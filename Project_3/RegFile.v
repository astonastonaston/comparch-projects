==> flow/design.v <==
`timescale 1ns/100ps
module RegFile 
    (  
      input  clk  
    , input  rst  
    , input  wriEn  
    , input JalWrite  
    , input [31:0] PCPlus4  
    , input [4:0] wriRegAddr  
    , input [4:0] rdRegAddrOne  
    , input [4:0] rdRegAddrTwo  
    , input [31:0] wriValue  
    , output reg [31:0] rdValOne  
    , output reg [31:0] rdValTwo  
    );
  reg [31:0] REG_FILE [31:0];
  always @(rst) begin
    if (rst == 1) begin
      for (integer i = 0; i < 32; i++) begin
        REG_FILE[i] <= 32'b0000_0000_0000_0000_0000_0000_0000_0000;
      end
    end
  end
  always @(negedge clk) begin
    if (JalWrite) begin  
      REG_FILE[31] = PCPlus4 - 4;
    end
    if (wriEn == 1'b1) begin  
      REG_FILE[wriRegAddr] = wriValue; 
    end  
    rdValOne <= REG_FILE[rdRegAddrOne];
    rdValTwo <= REG_FILE[rdRegAddrTwo];
  end
endmodule
Reports on RegFile
Tool output for the design above, in the order of the flow.
Line numbers count from 1 in the design file above.
{ "setup": {"top": "RegFile", "clock_port": "clk", "library": "sky130hd", "corner": "tt_025C_1v80"} }

Elaborated design
Counts by Yosys on the flattened word-level netlist (proc, flatten, opt, wreduce). Print and check cells are left out. Cells with the same type and inputs are merged into one.
{ "word_totals": {"reg_bits": 64, "input_bits": 83, "output_inout_bits": 64, "wordCells": 198} }
{ "classes": {"addsub": 1, "equal": 93, "n_mux": 67, "reduce_logical": 35} }
{ "op_table": {"columns": ["cell", "count"], "rows": [
  ["case mux 32 bit (select 32 bit)", 2],
  ["case mux 32 bit (select 2 bit)", 32],
  ["2-to-1 mux 32 bit", 33],
  ["OR reduction 31 bit", 32],
  ["== test 5 bit with constant B", 48],
  ["== test 5 x 4 -> 1 bit with constant B", 24],
  ["== test 5 x 3 -> 1 bit with constant B", 12],
  ["subtractor 32 x 3 -> 32 bit with constant B", 1],
  ["== test 5 x 2 -> 1 bit with constant B", 6],
  ["== test 5 x 1 -> 1 bit with constant B", 3],
  ["zero test 5 bit", 3]
]} }

Logic depth
Depth = most cells in a row (Yosys ltp): at word level without a register or memory, in the mapped netlist without a sequential cell, where the memories' decode and read muxes count.
{ "logic_depth": {"depth_word": 5, "abc_area": 0, "depth_mapped": 8, "depth_no_buf": 8} }

Mapped cells and area
Yosys stat after the flow's synthesis: flattened, memories mapped to cells. It holds for the ABC_AREA given above (unset counts as 0); a run with the other value may have another netlist.
{ "by_type": {"columns": ["type", "count", "area_total_um2"], "rows": [
  ["sky130_fd_sc_hd__dfxtp_1", 64, 1.28E+03],
  ["sky130_fd_sc_hd__o22ai_1", 51, 319.056],
  ["sky130_fd_sc_hd__nand2_1", 48, 180.173],
  ["sky130_fd_sc_hd__xnor2_1", 16, 140.134],
  ["sky130_fd_sc_hd__nor2_1", 36, 135.13],
  ["sky130_fd_sc_hd__a21oi_1", 23, 115.11],
  ["sky130_fd_sc_hd__nand3_1", 22, 110.106],
  ["sky130_fd_sc_hd__o2bb2ai_1", 9, 78.826],
  ["sky130_fd_sc_hd__xor2_1", 9, 78.826],
  ["sky130_fd_sc_hd__o21ai_0", 14, 70.067],
  ["sky130_fd_sc_hd__nor4_4", 3, 63.811],
  ["sky130_fd_sc_hd__or4_1", 8, 60.058],
  ["sky130_fd_sc_hd__nor4_1", 9, 56.304],
  ["sky130_fd_sc_hd__nor3_1", 11, 55.053],
  ["sky130_fd_sc_hd__a22oi_1", 7, 52.55],
  ["sky130_fd_sc_hd__clkbuf_1", 14, 52.55],
  ["sky130_fd_sc_hd__buf_6", 4, 45.043],
  ["sky130_fd_sc_hd__and3_1", 7, 43.792]
]} }
Other cell types: 47; their cells: 106.
{ "synth_totals": {"cells": 461, "yosys_area_mm2": 0.0037724, "sequential_area_mm2": 0.0012812, "ff_cells": 64, "buffers": 30} }

Lab notebook: RegFile

Below are 2 stored runs of the flow (Yosys, OpenROAD; platform sky130hd) on RegFile, each with its settings and what was measured, unordered. Constraints: input delay and output delay 20% of the set period each, output load 0.01 pF.
"final_power_w" rests on the timing tool's default activity at the inputs, not on a simulated workload.
[
  {
    "run": "record 1",
    "settings": { "period_ns": 5.7, "CORE_UTILIZATION": 42, "SETUP_SLACK_MARGIN": 0.16, "CORE_MARGIN": 10, "CELL_PAD_IN_SITES_DETAIL_PLACEMENT": 1, "ABC_AREA": 0, "GPL_ROUTABILITY_DRIVEN": 1, "CTS_CLUSTER_SIZE": 87, "CAP_MARGIN": 0, "SLEW_MARGIN": 40 },
    "outcome": "incomplete, clock tree synthesis halted on DPL-0033"
  },
  {
    "run": "record 2",
    "settings": { "period_ns": 5.72, "CORE_UTILIZATION": 25, "PLACE_DENSITY": 0.89, "CORE_MARGIN": 4, "CTS_CLUSTER_DIAMETER": 247, "SLEW_MARGIN": 10, "MIN_ROUTING_LAYER": "met2", "CAP_MARGIN": 20 },
    "results": { "tns_setup_ns": -0.012, "final_power_w": 0.001481, "fin_ws_ns": -0.008, "final_cell_area_mm2": 0.0073195, "die_mm2": 0.0171191, "worst_hold_slack_ns": 4.200, "final_util_pct": 50.0, "ys_area_mm2": 0.0037724 }
  }
]
